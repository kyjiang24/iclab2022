==> flow/design.v <==
module BP(
  clk,
  rst_n,
  in_valid,
  guy,
  in0,
  in1,
  in2,
  in3,
  in4,
  in5,
  in6,
  in7,
  out_valid,
  out
);
input             clk, rst_n;
input             in_valid;
input       [2:0] guy;
input       [1:0] in0, in1, in2, in3, in4, in5, in6, in7;
output reg        out_valid;
output reg  [1:0] out;
parameter IDLE    = 2'd0;
parameter INPUT_0 = 2'd1;
parameter INPUT   = 2'd2;
parameter OUT     = 2'd3;
reg [1:0] ns,cs;
reg [7:0] left;
reg [7:0] right;
reg [62:0] ans_left ;
reg [62:0] ans_right ;
reg [2:0] index_x;
reg [2:0] exit_x;
reg [1:0] obstacle;
reg [5:0] ans_cnt;
wire wall;
wire [1:0]direction;
wire [2:0]diff_x;
always@(posedge clk or negedge rst_n) begin
    if(!rst_n)
        cs <= IDLE;  
    else 
        cs <= ns;
end
always@(*) begin
    case(cs)
    IDLE :  ns = (in_valid) ? INPUT_0 : IDLE ;
    INPUT_0: ns = INPUT;
    INPUT : ns = (in_valid) ? INPUT : OUT;
    OUT : ns = (ans_cnt==6'd63)? IDLE : OUT;
    default : ns = IDLE;
    endcase
end
assign wall = (ns==INPUT && in0)? 1'b1 : 1'b0 ;
always@(posedge clk or negedge rst_n) begin
    if(!rst_n) 
      index_x <= 'd0;
    else if(ns == INPUT_0)
      index_x <= guy;
    else if(wall) begin
      index_x <= exit_x;
    end
end
always@(*) begin
    if(ns == INPUT_0)
      exit_x = guy;
    else if(wall)begin
      if(in0!=2'd3)  exit_x = 3'd0;
      else if(in1!=2'd3) exit_x =3'd1;
      else if(in2!=2'd3) exit_x =3'd2;
      else if(in3!=2'd3) exit_x =3'd3;
      else if(in4!=2'd3) exit_x =3'd4;
      else if(in5!=2'd3) exit_x =3'd5;
      else if(in6!=2'd3) exit_x =3'd6;
      else exit_x =3'd7;
    end
    else exit_x = 3'd0;
end
always@(*) begin
    if(wall)begin
      if(in0!=2'd3)  obstacle = in0;
      else if(in1!=2'd3) obstacle = in1;
      else if(in2!=2'd3) obstacle = in2;
      else if(in3!=2'd3) obstacle = in3;
      else if(in4!=2'd3) obstacle = in4;
      else if(in5!=2'd3) obstacle = in5;
      else if(in6!=2'd3) obstacle = in6;
      else obstacle = in7;
    end
    else obstacle = 2'd0;
end
assign direction = (exit_x>index_x) ? 2'd1 : (exit_x < index_x) ? 2'd2 : 2'd0;  
assign diff_x = (direction==2'd1)? exit_x - index_x : index_x - exit_x;
always @(*) begin
  if(wall) begin
    if(obstacle==3'd1) begin  
      if(direction==2'd1) begin  
        case(diff_x)
          3'd1 : right = 8'b0000_0011;
          3'd2 : right = 8'b0000_0111;
          3'd3 : right = 8'b0000_1111;
          3'd4 : right = 8'b0001_1111;
          3'd5 : right = 8'b0011_1111;
          3'd6 : right = 8'b0111_1111;                   
          3'd7 : right = 8'b1111_1111;
          default : right = 8'b0000_0001;
        endcase
      end
      else begin  
        right = 8'b0000_0001;
      end
    end
    else begin  
      if(direction==2'd1) begin  
        case(diff_x)
          3'd1 : right = 8'b0000_0001;
          3'd2 : right = 8'b0000_0011;
          3'd3 : right = 8'b0000_0111;
          3'd4 : right = 8'b0000_1111;
          3'd5 : right = 8'b0001_1111;
          3'd6 : right = 8'b0011_1111;                
          3'd7 : right = 8'b0111_1111;
          default : right = 8'b0000_0000;
        endcase
      end
      else begin  
        right = 8'b0000_0000;
      end
    end
  end
  else begin
    right = 8'b0000_0000;
  end
end
always @(*) begin
  if(wall) begin
    if(obstacle==3'd1) begin  
      if(direction==2'd2) begin  
        case(diff_x)
          3'd1 : left = 8'b0000_0011;
          3'd2 : left = 8'b0000_0111;
          3'd3 : left = 8'b0000_1111;
          3'd4 : left = 8'b0001_1111;
          3'd5 : left = 8'b0011_1111;
          3'd6 : left = 8'b0111_1111;                  
          3'd7 : left = 8'b1111_1111;
          default : left = 8'b0000_0001;
        endcase
      end
      else begin  
        left = 8'b0000_0001;
      end
    end
    else begin  
      if(direction==2'd2) begin  
        case(diff_x)
          3'd1 : left = 8'b0000_0001;
          3'd2 : left = 8'b0000_0011;
          3'd3 : left = 8'b0000_0111;
          3'd4 : left = 8'b0000_1111;
          3'd5 : left = 8'b0001_1111;
          3'd6 : left = 8'b0011_1111;                  
          3'd7 : left = 8'b0111_1111;
          default : left = 8'b0000_0000;
        endcase
      end
      else begin  
        left = 8'b0000_0000;
      end
    end
  end
  else left = 8'b0000_0000;
end
always @(posedge clk or negedge rst_n) begin
  if (!rst_n) begin    
    ans_right <= 63'd0;
  end
  else if(ns == IDLE) begin  
    ans_right <= 63'd0;
  end
  else if(wall)begin
    ans_right <=  (ans_right<<1) | {{55{1'b0}},right} ;
  end
  else 
    ans_right <= ans_right<<1 ;
end
always @(posedge clk or negedge rst_n) begin
  if (!rst_n) begin
    ans_left <= 63'd0;
  end
  else if(ns == IDLE) begin
    ans_left <= 63'd0;
  end
  else if(wall)begin
    ans_left <=  (ans_left<<1) | {{55{1'b0}},left};
  end
  else ans_left <= (ans_left << 1);
end
always@(posedge clk or negedge rst_n) begin
    if(!rst_n)  out_valid <= 1'd0;
    else begin
        out_valid <= (ns==OUT) ;
    end
end
always@(posedge clk or negedge rst_n) begin
    if(!rst_n)  out <= 2'd0;
    else if(ns == OUT) begin
      out <= {ans_left[62],ans_right[62]};
    end
    else begin
      out <= 2'd0;
    end
end
always@(posedge clk or negedge rst_n) begin
    if(!rst_n) 
      ans_cnt <= 6'd0;
    else if(ns == OUT) begin
      ans_cnt <= ans_cnt + 6'd1;
    end
    else begin
      ans_cnt <= 6'd0;
    end
end
endmodule
## Reports on BP

Tool output for the design above, in the order of the flow.
Line numbers count from 1 in the design file above.
Operators: Yosys type, input widths -> output width; for muxes data width and select width s.
Library cell names are shortened.
Not given: n/a

| set-up | value |
|---|---|
| top module | BP |
| clock port | clk |
| cell library | sky130hd |
| library corner | tt_025C_1v80 |

## Word-level counts

Yosys after proc, flatten, opt, wreduce and memory -nomap, before mapping. Memory bits, and registers merged into a memory's read port (data or address), are not among the register bits. Print and check cells are not counted. Equal cells are merged and count once.

| word-level totals | value |
|---|---|
| word-level cells | 85 |
| output and inout bits | 3 |
| input bits | 22 |
| register bits after elaboration | 140 |

| cells by class | value |
|---|---|
| order comparisons | 2 |
| bitwise logic cells | 2 |
| reduce/logical cells | 4 |
| add/subtract/negate cells | 3 |
| equality and inequality tests | 24 |
| mux-type cells | 43 |

Operators with widths:

| kind | count |
|---|---|
| $mux 63 | 4 |
| $or 63x8->63 | 2 |
| $pmux 8 s7 | 1 |
| $pmux 7 s7 | 1 |
| $mux 8 | 6 |
| $mux 2 | 14 |
| $mux 3 | 9 |
| $ne 2x2->1 const B | 7 |
| $mux 7 | 2 |
| $eq 3x3->1 const B | 4 |
| $eq 2x2->1 const B | 5 |
| $eq 2x1->1 const B | 4 |
| $pmux 2 s4 | 1 |
| $eq 3x2->1 const B | 2 |
| $sub 3x3->3 | 2 |
| $add 6x1->6 const B | 1 |
| $eq 6x6->1 const B | 1 |
| $mux 6 | 1 |
| $logic_not 2->1 | 2 |
| $mux 1 | 4 |
| $eq 3x1->1 const B | 1 |
| $gt 3x3->1 | 1 |
| $lt 3x3->1 | 1 |
| $logic_and 1x2->1 | 1 |
| $reduce_bool 2->1 | 1 |

## Depth

Depth = most cells in a row (Yosys ltp): at word level without a register or memory, in the mapped netlist without a sequential cell, where the memories' decode and read muxes count.

| depth | value |
|---|---|
| word-level depth | 23 |
| ABC_AREA | 1 |
| mapped depth | 29 |
| depth with buffers taken out | 29 |

## After synthesis

Yosys stat after the flow's synthesis: flattened, memories mapped to cells. It holds for the ABC_AREA given above (unset counts as 0); a run with the other value may have another netlist.

Cell types:

| type | count | total area (sq um) |
|---|---|---|
| dfrtp_1 | 141 | 3.53E+03 |
| inv_1 | 146 | 548.026 |
| nor2_1 | 137 | 514.243 |
| nand2_1 | 48 | 180.173 |
| nand3_1 | 17 | 85.082 |
| a21oi_1 | 15 | 75.072 |
| ha_1 | 5 | 62.56 |
| buf_2 | 11 | 55.053 |
| o21ai_0 | 11 | 55.053 |
| fa_1 | 2 | 40.038 |
| nor2_8 | 2 | 40.038 |
| o21ai_2 | 4 | 35.034 |
| nand2_2 | 5 | 31.28 |
| o21bai_1 | 4 | 30.029 |
| dfstp_2 | 1 | 26.275 |
| nor2_4 | 2 | 22.522 |
| a32o_1 | 2 | 20.019 |
| xor2_1 | 2 | 17.517 |

Not listed: further types 13, cells in them 17.

| mapped netlist | value |
|---|---|
| buffers | 14 |
| chip area (Yosys) | 5,481.5 sq um |
| standard cells after synthesis | 572 |
| flip-flop cells | 142 |
| area of sequential cells | 3,554.7 sq um |

## Path before layout

Path of least setup slack by OpenSTA after synthesis, without wires, with an ideal clock, recovery checks aside; 20% of the period is set as input and as output delay. Where synthesis merged equal registers, the netlist keeps one of their names.

| timing after synthesis | value |
|---|---|
| kind | register -> register |
| start | register ans_cnt[0] |
| end | register ans_right[3] |
| setup slack | -0.226 ns |
| setup time | 0.136 ns |
| clock period | 3.05 ns |
| buffers on the path | 0 |
| time at the first pin | 0.000 ns |
| data required time | 2.914 ns |
| stages | 28 |
| delay of the path | 3.276 ns |
| arrival | 3.140 ns |
| synthesis period reached | 3.276 ns |

"delay of the path" is the arrival time less input delay plus setup time.
"stages": output pins that drive a net of the path, with the launching flip-flop's if there is one; two outputs of one cell count as two.
"synthesis period reached" is the clock period less the worst setup slack; recovery checks do not enter. This is arithmetic on one report: input and output delays are still those of the set period (20% each).
Between the ends stands the longest chain of elaborated cells between them, by number of cells; it is not shown to be the way that was timed. Of several equally long chains one is given.
Each line given opens the expression or statement behind the cell; cells for indexed reads and writes are added by Yosys, which also makes memories of some case tables.
A register here has more assigning lines than the two given.

| on the way, after synthesis | value |
|---|---|
| path through | dfrtp_1 ha_1 nand2_1 nor2_2 nand2_1 inv_2 nand2_2 nand2_2 nand3_1 nand2_4 inv_1 a32o_1 ha_1 nand2_1 nor2_1 nor2_1 nand2_1 o21ai_2 inv_2 or2_1 o21ai_2 inv_2 nand2_1 nand2_1 nand2_1 nand3_1 nand3_1 a21oi_1 |
| length of the longest elaborated chain | 21 |
| elaborated cells between the ends (all ways) | 36 |
| those cells by class | 2 x add/sub; 2 x compare; 12 x eq/ne; 17 x mux; 1 x logic; 2 x reduce/logical |

Ends and longest elaborated chain, after synthesis:

| element | RTL line | text |
|---|---|---|
| start, declared | 35 | `reg [5:0] ans_cnt;` |
| start, assigned | 216 | `ans_cnt <= 6'd0;` |
| start, assigned | 218 | `ans_cnt <= ans_cnt + 6'd1;` |
| $eq 6x6->1 | 50 | `OUT : ns = (ans_cnt==6'd63)? IDLE : OUT;` |
| $mux 2 | 50 |  |
| $pmux 2 s4 | 46 | `case(cs)` |
| $eq 2x2->1 | 54 | `assign wall = (ns==INPUT && in0)? 1'b1 : 1'b0 ;` |
| $logic_and 1x2->1 | 54 |  |
| $mux 1 | 54 |  |
| $mux 3 | 67 | `else if(wall)begin` |
| [7 not listed] | n/a |  |
| $pmux 7 s7 | 115 | `case(diff_x)` |
| $mux 7 | 114 | `if(direction==2'd1) begin` |
| $mux 8 | 96 | `if(obstacle==3'd1) begin` |
| $mux 8 | 95 | `if(wall) begin` |
| $or 63x8->63 | 182 | `ans_right <=  (ans_right<<1) \| {{55{1'b0}},right} ;` |
| $mux 63 | 181 | `else if(wall)begin` |
| $mux 63 | 178 | `else if(ns == IDLE) begin` |
| end, assigned | 182 |  |
| end, assigned | 185 | `ans_right <= ans_right<<1 ;` |
| end, declared | 31 | `reg [62:0] ans_right ;` |

## Path in the finished layout

Path of least setup slack in the final report of run A (OpenROAD, finished layout, wires in). Where an end is a register, its clock arrival counts in the times.

| timing post-layout | value |
|---|---|
| kind | input -> register |
| start | input port in_valid |
| end | register ans_left[3] |
| setup time | 0.13 ns |
| time at the first pin | 1.08 ns |
| data required time | 5.67 ns |
| stages | 23 |
| clock period | 5.4 ns |
| external input delay | 1.08 ns |
| arrival | 4.16 ns |
| setup slack | 1.51 ns |
| buffers on the path | 1 |

Between the ends stands the longest chain of elaborated cells between them, by number of cells; it is not shown to be the way that was timed. Of several equally long chains one is given.
A register here has more assigning lines than the two given.

| on the way, post-layout | value |
|---|---|
| path through | clkdlybuf4s50_1 nand2_1 inv_1 nor2_4 nand2_4 inv_1 a32o_1 ha_1 nand2_1 nor2_1 nor2_1 nand2_1 o21ai_2 inv_2 or2_1 o21ai_2 inv_2 nand2_1 nand2_1 nand2_1 o21bai_1 nor2_1 nor2_1 |
| length of the longest elaborated chain | 20 |
| elaborated cells between the ends (all ways) | 37 |
| those cells by class | 2 x add/sub; 2 x compare; 12 x eq/ne; 18 x mux; 1 x logic; 2 x reduce/logical |

Ends and longest elaborated chain, post-layout:

| element | RTL line | text |
|---|---|---|
| start, declared | 18 | `input             in_valid;` |
| $mux 1 | 49 | `INPUT : ns = (in_valid) ? INPUT : OUT;` |
| $pmux 2 s4 | 46 | `case(cs)` |
| $eq 2x2->1 | 54 | `assign wall = (ns==INPUT && in0)? 1'b1 : 1'b0 ;` |
| $logic_and 1x2->1 | 54 |  |
| $mux 1 | 54 |  |
| $mux 3 | 67 | `else if(wall)begin` |
| $mux 3 | 65 | `if(ns == INPUT_0)` |
| [6 not listed] | n/a |  |
| $pmux 7 s7 | 156 | `case(diff_x)` |
| $mux 7 | 155 | `if(direction==2'd2) begin` |
| $mux 8 | 137 | `if(obstacle==3'd1) begin` |
| $mux 8 | 136 | `if(wall) begin` |
| $or 63x8->63 | 195 | `ans_left <=  (ans_left<<1) \| {{55{1'b0}},left};` |
| $mux 63 | 194 | `else if(wall)begin` |
| $mux 63 | 191 | `else if(ns == IDLE) begin` |
| end, assigned | 195 |  |
| end, assigned | 197 | `else ans_left <= (ans_left << 1);` |
| end, declared | 30 | `reg [62:0] ans_left ;` |

Add stored flow runs of BP

Design BP on sky130hd. What follows are 2 stored runs of the flow, each under its own settings; their order means nothing. The constraints put input and output delay at 20% of the set period each and load the outputs with 0.01 pF.
"clock period reached" means the clock period less the worst setup slack. The figure is calculated, with input and output delays left at 20% of the set period.
"time of the worst setup path": the worst setup path's part of the clock period (all of it between registers, 20% less for each end at a port) less its slack. A launch clock that arrives late makes it longer, a capture clock that arrives late makes it shorter.
"power" is the tool's figure for a default switching activity; nothing was simulated.

## Run A

==> flow/run.sh <==
#!/bin/bash
# the make line also repeats the synthesis and layout settings of config.mk as NAME=value (left out here)
make -C /OpenROAD-flow-scripts/flow DESIGN_CONFIG=/design/flow/config.mk WORK_HOME=/design/flow/orfs CLKGATE_MAP_FILE= finish
==> flow/config.mk <==
export PLATFORM = sky130hd
export DESIGN_NAME = BP
export DESIGN_NICKNAME = BP
export VERILOG_FILES = /design/flow/design.v
export SDC_FILE = /design/flow/constraint.sdc
export NUM_CORES = 4
export LEC_CHECK = 0
export ABC_AREA = 1
export CAP_MARGIN = 20
export CORE_ASPECT_RATIO = 0.8
export CORE_MARGIN = 2
export CORE_UTILIZATION = 47
export GPL_ROUTABILITY_DRIVEN = 1
export GPL_TIMING_DRIVEN = 0
export MIN_ROUTING_LAYER = met2
export PLACE_DENSITY_LB_ADDON = 0.28
export SLEW_MARGIN = 10
==> flow/constraint.sdc <==
create_clock -name core_clock -period 5.4 [get_ports {clk}]
set_input_delay 1.0800 -clock core_clock [delete_from_list [all_inputs] [get_ports {clk}]]
set_output_delay 1.0800 -clock core_clock [all_outputs]
set_load 0.01 [all_outputs]

| result of run A | value |
|---|---|
| post-layout utilization | 0.569 |
| smallest setup slack | 1.507 ns |
| full die area | 12,548.2 sq um |
| time of the worst setup path | 2.81 ns |
| worst setup path kind | input -> register |
| sum of negative setup slack | 0.000 ns |
| power | 2.259 mW |
| clock period reached | 3.893 ns |
| cell area after synthesis | 5,481.5 sq um |
| std-cell area (final layout) | 6,508.7 sq um |

## Run B

==> flow/run.sh <==
#!/bin/bash
# the make line also repeats the synthesis and layout settings of config.mk as NAME=value (left out here)
make -C /OpenROAD-flow-scripts/flow DESIGN_CONFIG=/design/flow/config.mk WORK_HOME=/design/flow/orfs CLKGATE_MAP_FILE= finish
==> flow/config.mk <==
export PLATFORM = sky130hd
export DESIGN_NAME = BP
export DESIGN_NICKNAME = BP
export VERILOG_FILES = /design/flow/design.v
export SDC_FILE = /design/flow/constraint.sdc
export NUM_CORES = 4
export LEC_CHECK = 0
export CAP_MARGIN = 0
export CORE_ASPECT_RATIO = 1.65
export CORE_MARGIN = 2
export CORE_UTILIZATION = 55
export CTS_CLUSTER_SIZE = 40
export MAX_ROUTING_LAYER = met4
export PLACE_DENSITY_LB_ADDON = 0.03
export SETUP_SLACK_MARGIN = -0.13
export SLEW_MARGIN = 20
==> flow/constraint.sdc <==
create_clock -name core_clock -period 3.32 [get_ports {clk}]
set_input_delay 0.6640 -clock core_clock [delete_from_list [all_inputs] [get_ports {clk}]]
set_output_delay 0.6640 -clock core_clock [all_outputs]
set_load 0.01 [all_outputs]

| result of run B | value |
|---|---|
| post-layout utilization | 0.706 |
| smallest setup slack | -0.025 ns |
| full die area | 10,744.2 sq um |
| time of the worst setup path | 2.68 ns |
| worst setup path kind | input -> register |
| sum of negative setup slack | -0.025 ns |
| power | 4.270 mW |
| clock period reached | 3.345 ns |
| cell area after synthesis | 5,449.0 sq um |
| std-cell area (final layout) | 6,786.5 sq um |
